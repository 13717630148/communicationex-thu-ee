==> flow/design.v <==
module fenpin(reset,in_clk,out_clk_fre1,out_clk_fre2,out_clk_base);
	input in_clk;
	input reset;
	output reg out_clk_fre1, out_clk_fre2, out_clk_base;
	reg [4:0]count_1;
	reg [4:0]count_2;
	reg [10:0]count_3;
	initial begin
		out_clk_fre1 <= 0;
		out_clk_fre2 <= 0;
		out_clk_base <= 0;
		count_1 <= 0;
		count_2 <= 0;
		count_3 <= 0;
	end
	always @(posedge in_clk or negedge reset) begin
	    if(~reset) begin
		    count_1 <= 0;
		end
		else begin
		if(count_1 == 5'b00100) begin
			out_clk_fre1 <= ~out_clk_fre1;
			count_1 <= count_1 + 1;
		end
		else if(count_1 == 5'b01000) begin
			out_clk_fre1 <= ~out_clk_fre1;
			count_1 <= 1;
		end
		else begin
			count_1 <= count_1 + 1;
		end
		end
	end
	always @(posedge in_clk or negedge reset) begin
	    if(~reset) begin
		    count_2 <= 0;
		end
		else begin
		if(count_2 == 5'b01000) begin
			out_clk_fre2 <= ~out_clk_fre2;
			count_2 <= count_2 + 1;
		end
		else if(count_2 == 5'b10000) begin
			out_clk_fre2 <= ~out_clk_fre2;
			count_2 <= 1;
		end
		else begin
			count_2 <= count_2 + 1;
		end
		end
	end
	always @(posedge in_clk or negedge reset) begin
		if(~reset) begin
			count_3 <= 0;
		end
		else begin
		if(count_3 == 11'b01000000000) begin
			out_clk_base <= ~out_clk_base;
			count_3 <= count_3 + 1;
		end
		else if(count_3 == 11'b10000000000) begin
			out_clk_base <= ~out_clk_base;
			count_3 <= 1;
		end
		else begin
			count_3 <= count_3 + 1;
		end
	end
	end
endmodule
module fenpin_2(reset,in_clk,out_clk);
	input in_clk;
	input reset;
	output reg out_clk;
	initial begin
		out_clk <= 0;
	end
	always @(posedge in_clk) begin
		out_clk <= ~out_clk;
	end
endmodule
Tool chain data of fenpin:

Tool output for the design above, in the order of the flow.
Line numbers count from 1 in the design file above.
Not given: n/a

* top: fenpin
* clock: in_clk
* library: sky130hd
* timing corner: tt_025C_1v80

Word level:

Yosys after proc, flatten, opt, wreduce and memory -nomap, before mapping. Memory bits, and registers merged into a memory's read port (data or address), are not among the register bits. Print and check cells are not counted. Equal cells are merged and count once.

* add/sub/neg operators: 3
* eq/ne operators: 6
* muxes and demuxes: 12
* bitwise gates (word level): 3
* reduce/logical cells: 6

Operators with widths (count)
* two-way mux 11 bit: 2
* two-way mux 5 bit: 4
* adder 11 x 1 -> 11 bit with constant B: 1
* == test 11 x 10 -> 1 bit with constant B: 1
* == test 11 bit with constant B: 1
* adder 5 x 1 -> 5 bit with constant B: 2
* == test 5 x 4 -> 1 bit with constant B: 2
* AND reduction 2 bit: 3
* nonzero test 2 bit: 3
* two-way mux 1 bit: 6
* == test 5 x 3 -> 1 bit with constant B: 1
* == test 5 bit with constant B: 1
* inverter 1 bit: 3

* register bits after elaboration: 24
* input port bits: 2
* output and inout bits: 3
* cells after elaboration: 36

Logic depth:

Yosys ltp: most cells in a row. Word level: on the elaborated netlist, between registers, memories and ports. Mapped: between sequential cells and ports; inverters and the memories' decode and read muxes count.

* depth in word-level cells: 3
* ABC_AREA: 0
* mapped depth: 5

Mapped cells and area:

Source: synth_stat.txt of the flow (Yosys; design flattened, memories mapped). It holds for the ABC_AREA given above (unset counts as 0); a run with the other value may have another netlist.
Totals and module areas in this step are rounded.

Cell types
* sky130_fd_sc_hd__dfrtp_1: count 21, total area 525.504 um2
* sky130_fd_sc_hd__xnor2_1: count 12, total area 105.101 um2
* sky130_fd_sc_hd__edfxtp_1: count 3, total area 90.086 um2
* sky130_fd_sc_hd__ha_1: count 6, total area 75.072 um2
* sky130_fd_sc_hd__inv_1: count 11, total area 41.29 um2
* sky130_fd_sc_hd__nand4_1: count 5, total area 31.28 um2
* sky130_fd_sc_hd__nand3_1: count 5, total area 25.024 um2
* sky130_fd_sc_hd__a21oi_1: count 4, total area 20.019 um2
* sky130_fd_sc_hd__mux2i_1: count 2, total area 20.019 um2
* sky130_fd_sc_hd__nand2_1: count 5, total area 18.768 um2
* sky130_fd_sc_hd__nand2b_1: count 3, total area 18.768 um2
* sky130_fd_sc_hd__and3_1: count 2, total area 12.512 um2
* sky130_fd_sc_hd__and4b_2: count 1, total area 11.261 um2
* sky130_fd_sc_hd__a21bo_2: count 1, total area 10.01 um2
* sky130_fd_sc_hd__and4_2: count 1, total area 10.01 um2
* sky130_fd_sc_hd__nor3_1: count 2, total area 10.01 um2
* sky130_fd_sc_hd__or4b_1: count 1, total area 10.01 um2
* sky130_fd_sc_hd__and4_1: count 1, total area 8.758 um2

Not listed: further types 15, cells in them 16.

* cells in the netlist: 102
* mapped area: 1160 um2
* sequential area: 616 um2
* flip-flops: 24
* buffer cells: 0

Timing after synthesis:

OpenSTA on the mapped netlist: ideal clock, no wires. The path of least setup slack (recovery checks aside). Input and output delay are each 20% of the period. Register names are those of the netlist, which keeps one name where synthesis merged equal registers.

* kind: register to register
* start: register count_3[0]
* end: register count_3[10]
* clock period: 2.37 ns
* launch time at the first pin: 0.000 ns
* arrival time: 1.273 ns
* slack: 0.993 ns
* delay of the path: 1.377 ns
* stages on the path: 5
* path buffers: 0
* period reached after synthesis: 1.377 ns

"delay of the path" is the arrival time less input delay plus setup time.
"stages on the path" counts driving pins, that of a launching flip-flop among them; a cell with two outputs on the path counts twice.
"period reached after synthesis" = period - worst setup slack (recovery checks aside). The figure is calculated, with input and output delays left at 20% of the set period.
The rows between start and end are the longest chain of elaborated cells between them; the timing report does not say that the signal goes this way. Where chains are equally long, one stands for them.
Each line given opens the expression or statement behind the cell; cells for indexed reads and writes are added by Yosys, which also makes memories of some case tables.
At most two assigning lines are given for a register; there are more.

* cells stage by stage: sky130_fd_sc_hd__dfrtp_1 -> sky130_fd_sc_hd__ha_1 -> sky130_fd_sc_hd__nand4_1 -> sky130_fd_sc_hd__or4b_1 -> sky130_fd_sc_hd__o311ai_1
* cells in the longest elaborated chain: 3
* elaborated cells between the ends (all ways): 5

RTL lines, path after synthesis
* start: declaration: RTL line 7 `reg [10:0]count_3;`
* start: assignment: RTL line 59 `count_3 <= count_3 + 1;`
* start: assignment: RTL line 66 `count_3 <= count_3 + 1;`
* adder 11 x 1 -> 11 bit: RTL line 66
* two-way mux 11 bit: RTL line 61 `else if(count_3 == 11'b10000000000) begin`
* two-way mux 11 bit: RTL line 57 `if(count_3 == 11'b01000000000) begin`
* end: assignment: RTL line 59
* end: assignment: RTL line 66
* end: declaration: RTL line 7

Timing after layout:

Path of least setup slack in the final report of flow run A (OpenROAD, finished layout, wires in). Where an end is a register, its clock arrival counts in the times.

* kind: register to output
* start: register out_clk_fre2
* end: output port out_clk_fre2
* clock period: 1.77 ns
* external output delay: 0.35 ns
* launch time at the first pin: 0.30 ns
* arrival time: 1.21 ns
* slack: 0.21 ns
* stages on the path: 2
* path buffers: 1

* cells stage by stage: sky130_fd_sc_hd__edfxtp_1 -> sky130_fd_sc_hd__clkdlybuf4s50_1
* cells in the longest elaborated chain: 0
* elaborated cells between the ends (all ways): 0
* source lines of those cells: 0

RTL lines, path post-layout
* start: declaration: RTL line 4 `output reg out_clk_fre1, out_clk_fre2, out_clk_base;`
* start: assignment: RTL line 40 `out_clk_fre2 <= ~out_clk_fre2;`
* start: assignment: RTL line 44 `out_clk_fre2 <= ~out_clk_fre2;`
* end: declaration: RTL line 4

Memo
Re: implementation data of fenpin

Flow measurements of fenpin on sky130hd: 2 stored runs with different settings, listed in no order. Input and output delays are each 20% of the period that was set; the output load is 0.01 pF.
"worst setup path time": the worst setup path's part of the clock period (all of it between registers, 20% less for each end at a port) less its slack. A launch clock that arrives late makes it longer, a capture clock that arrives late makes it shorter.
"total power of the final layout" is the tool's figure for a default switching activity; nothing was simulated.
Values from the reports are rounded here.

### Flow run A

Settings: `period_ns=1.77`, `CAP_MARGIN=20`, `CORE_MARGIN=2`, `CORE_UTILIZATION=40`, `SLEW_MARGIN=20`

- Total power of the final layout: 0.000811 W
- Lowest setup slack: 0.209 ns
- Chip area after synthesis (Yosys): 1160 um2
- Total die area: 3340 um2
- Worst setup path time: 1.21 ns
- Worst setup path kind: register to output
- Standard-cell area after layout: 1280 um2
- Total negative slack: 0.000 ns

### Flow run B

Settings: `period_ns=2.67`, `CORE_UTILIZATION=40`, `PLACE_DENSITY=0.81`, `CORE_MARGIN=9`, `TNS_END_PERCENT=15`, `GPL_TIMING_DRIVEN=0`, `GPL_ROUTABILITY_DRIVEN=0`, `CTS_CLUSTER_SIZE=85`, `SLEW_MARGIN=0`, `CAP_MARGIN=20`

- Total power of the final layout: 0.000649 W
- Lowest setup slack: 0.900 ns
- Chip area after synthesis (Yosys): 1160 um2
- Total die area: 5150 um2
- Worst setup path time: 1.24 ns
- Worst setup path kind: register to output
- Standard-cell area after layout: 1320 um2
- Total negative slack: 0.000 ns
